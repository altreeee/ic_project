==> flow/design.v <==
module breath_led(
        input               rst         ,
        input               clk         ,
        output              led         
);
localparam  pwm_cnt_max = 16'd100   ;
reg [15:0]       pwm_cnt     ;
reg [15:0]      thre_cnt    ;
reg             cnt_flag    ;
always @(posedge clk or negedge rst) begin
    if(!rst)
        pwm_cnt <= 16'd0;
    else if(pwm_cnt >= pwm_cnt_max)
        pwm_cnt <= 16'd0;
    else
        pwm_cnt <= pwm_cnt + 1'b1;
end
always @(posedge clk or negedge rst) begin
    if(!rst)
        thre_cnt <=16'd0;
    else if (pwm_cnt == pwm_cnt_max) begin
        if (cnt_flag)
            thre_cnt <= thre_cnt - 1'd1;
        else
            thre_cnt <= thre_cnt + 1'd1;
    end
end
always @(posedge clk) begin
    if (thre_cnt == 16'd0)
        cnt_flag = 1'b0;
    else if(thre_cnt == pwm_cnt_max)
        cnt_flag = 1'b1;
end
assign led = pwm_cnt >= thre_cnt ? 1'b1:1'b0;
endmodule
# Step by step through the tools: breath_led
# What the tools print for breath_led, step after step.
# Lines are those of the file above, counted from 1.
# Cell names lack the library's common part.
# A cell with -- has no value.
dict set report inputs {
  design {breath_led}
  clock_port {clk}
  lib {sky130hd}
  corner {tt_025C_1v80}
}

# Elaborated design
# Yosys after proc, flatten, opt, wreduce and memory -nomap, before mapping. Enables and synchronous resets that opt folds into registers are not counted as muxes. Memory bits, and registers merged into a memory's read port (data or address), are not among the register bits. Print and check cells are not counted. Equal cells are merged and count once.
dict set report word_totals {
  reg_bits 33
  output_inout_bits 1
  wordCells 14
}
dict set report classes {
  addsub 3
  muxes 3
  cmp 2
  reduce_and_logical 1
  equal 2
}
# op n
set ops {}
lappend ops {{16-bit by 1-bit adder with 16-bit output (second input constant)} 2}
lappend ops {{16-bit by 7-bit equality test with 1-bit output (second input constant)} 2}
lappend ops {{16-bit 2-to-1 mux} 2}
lappend ops {{16-bit by 1-bit subtractor with 16-bit output (second input constant)} 1}
lappend ops {{16-bit greater-or-equal comparator} 1}
lappend ops {{16-bit by 7-bit greater-or-equal comparator with 1-bit output (second input constant)} 1}
lappend ops {{16-bit zero test} 1}
lappend ops {{1-bit 2-to-1 mux} 1}

# Depth
# Yosys ltp: most cells in a row. Word level: on the elaborated netlist, between registers, memories and ports. Mapped: between sequential cells and ports; inverters and the memories' decode and read muxes count.
dict set report logic_depth {
  depth_word 2
  ABC_AREA 0
  depth_mapped 8
  mapped_depth_nobuf 8
}

# After synthesis
# Yosys stat after the flow's synthesis: flattened, memories mapped to cells. It holds for the ABC_AREA given above (unset counts as 0); a run with the other value may have another netlist.
# Totals and module areas in this step are rounded.
dict set report synth_totals {
  flip_flops 33
  seq_area_um2 820
  mapped_area_um2 2400
  cells 259
}
# type n type_area_um2
set by_type {}
lappend by_type {dfrtp_1 32 800.768}
lappend by_type {ha_1 32 400.384}
lappend by_type {xnor2_1 12 105.101}
lappend by_type {nand2_1 26 97.594}
lappend by_type {inv_1 22 82.579}
lappend by_type {a21oi_1 13 65.062}
lappend by_type {nor2_1 15 56.304}
lappend by_type {o21ai_0 11 55.053}
lappend by_type {o21ai_1 10 50.048}
lappend by_type {nand4_1 7 43.792}
lappend by_type {xor2_1 5 43.792}
lappend by_type {nand3_1 8 40.038}
lappend by_type {a211oi_1 5 37.536}
lappend by_type {a31oi_1 5 31.28}
lappend by_type {a21o_1 4 30.029}
lappend by_type {o31ai_1 3 22.522}
lappend by_type {dfxtp_1 1 20.019}
lappend by_type {fa_1 1 20.019}
# Other cell types: 31; their cells: 47.

# Timing after synthesis
# Path of least setup slack by OpenSTA after synthesis, without wires, with an ideal clock, recovery checks aside; 20% of the period is set as input and as output delay. Where synthesis merged equal registers, the netlist keeps one of their names.
dict set report synth_timing {
  kind {reg-to-reg}
  startpoint {reg cnt_flag}
  endpoint {reg thre_cnt[14]}
  t_arrival_ns 2.159
  t_first_pin_ns 0.000
  driving_pins 9
  path_slack_ns 0.145
  setup_time_ns 0.126
  period_ns 2.43
  required_ns 2.304
  path_delay_ns 2.285
  path_buffers 1
  period_less_setup_slack_ns 2.285
}
# "path_delay_ns" is the arrival time less input delay plus setup time.
# "driving_pins": output pins that drive a net of the path, with the launching flip-flop's if there is one; two outputs of one cell count as two.
# "period_less_setup_slack_ns" is the clock period less the worst setup slack; recovery checks do not enter. This is arithmetic on one report: input and output delays are still those of the set period (20% each).
# Between the ends stands the longest chain of elaborated cells between them, by number of cells; it is not shown to be the way that was timed. Of several equally long chains one is given.
# Each line given opens the expression or statement behind the cell; cells for indexed reads and writes are added by Yosys, which also makes memories of some case tables.
# At most two assigning lines are given for a register; there are more.
dict set report synth_between {
  cell_sequence {dfxtp_1 > ha_1 > clkbuf_1 > a21oi_1 > o21ai_1 > a221o_1 > a221oi_2 > xor2_1 > o21ai_1}
  elab_chain_cells 1
}
# element line_no
set synth_rtl {}
lappend synth_rtl {{start, declared} 9} ;# reg             cnt_flag    ;
lappend synth_rtl {{start, assigned} 30} ;# cnt_flag = 1'b0;
lappend synth_rtl {{start, assigned} 32} ;# cnt_flag = 1'b1;
lappend synth_rtl {{16-bit 2-to-1 mux} 22} ;# if (cnt_flag)
lappend synth_rtl {{end, assigned} 23} ;# thre_cnt <= thre_cnt - 1'd1;
lappend synth_rtl {{end, assigned} 25} ;# thre_cnt <= thre_cnt + 1'd1;
lappend synth_rtl {{end, declared} 8} ;# reg [15:0]      thre_cnt    ;

# Worst path after layout
# Path of least setup slack in the final report of run 1 (OpenROAD, finished layout, wires in). Where an end is a register, its clock arrival counts in the times.
dict set report layout_timing {
  kind {reg-to-output}
  startpoint {reg thre_cnt[11]}
  endpoint {out led}
  path_slack_ns 0.43
  out_delay_ns 0.64
  t_arrival_ns 2.15
  driving_pins 10
  period_ns 3.22
  required_ns 2.58
  path_buffers 1
  t_first_pin_ns 0.29
}
# Between the ends stands the longest chain of elaborated cells between them, by number of cells; it is not shown to be the way that was timed. Of several equally long chains one is given.
# At most two assigning lines are given for a register; there are more.
dict set report layout_between {
  cell_sequence {dfrtp_1 > inv_2 > ha_4 > a21oi_2 > o21ai_2 > a2111oi_4 > o41ai_4 > nand4_1 > a32oi_1 > buf_2}
  elab_chain_cells 2
}
# element line_no
set layout_rtl {}
lappend layout_rtl {{start, declared} 8} ;# reg [15:0]      thre_cnt    ;
lappend layout_rtl {{start, assigned} 23} ;# thre_cnt <= thre_cnt - 1'd1;
lappend layout_rtl {{start, assigned} 25} ;# thre_cnt <= thre_cnt + 1'd1;
lappend layout_rtl {{16-bit greater-or-equal comparator} 34} ;# assign led = pwm_cnt >= thre_cnt ? 1'b1:1'b0;
lappend layout_rtl {{1-bit 2-to-1 mux} 34}
lappend layout_rtl {{end, declared} 4} ;# output              led

; Settings and measured results of 2 stored flow runs for module breath_led (sky130hd), not sorted in any way. The constraints put input and output delay at 20% of the set period each and load the outputs with 0.01 pF.
; "period_reached_ns" is the run's clock period less its worst setup slack. It is reckoned from that one timing run; input and output delays stay at 20% of the period that was set.
; By "design_power_mw" is meant OpenSTA's value without simulated activity: inputs other than the clock are taken to toggle once in ten clock periods, and the tool carries that through the logic.
; The measured numbers are rounded.

[run 1: settings]
period_ns = 3.22
CORE_UTILIZATION = 30
SETUP_SLACK_MARGIN = 0.64
PLACE_DENSITY_LB_ADDON = 0.01
GPL_ROUTABILITY_DRIVEN = 0
CTS_CLUSTER_DIAMETER = 55
MIN_ROUTING_LAYER = met2
MAX_ROUTING_LAYER = met5
CAP_MARGIN = 20
CORE_MARGIN = 2
SLEW_MARGIN = 20
[run 1: results]
dieArea_um2 = 8600
period_reached_ns = 2.794
design_power_mw = 0.90
hold_worst_slack_ns = 0.53
synth_area_um2 = 2400
layout_utilization_pct = 38
setup_ws_ns = 0.43

[run 2: settings]
period_ns = 4.05
CAP_MARGIN = 20
CORE_MARGIN = 2
CORE_UTILIZATION = 40
SLEW_MARGIN = 20
[run 2: results]
hold_worst_slack_ns = 0.49
layout_utilization_pct = 46
synth_area_um2 = 2400
design_power_mw = 0.68
setup_ws_ns = 0.47
period_reached_ns = 3.578
dieArea_um2 = 6500
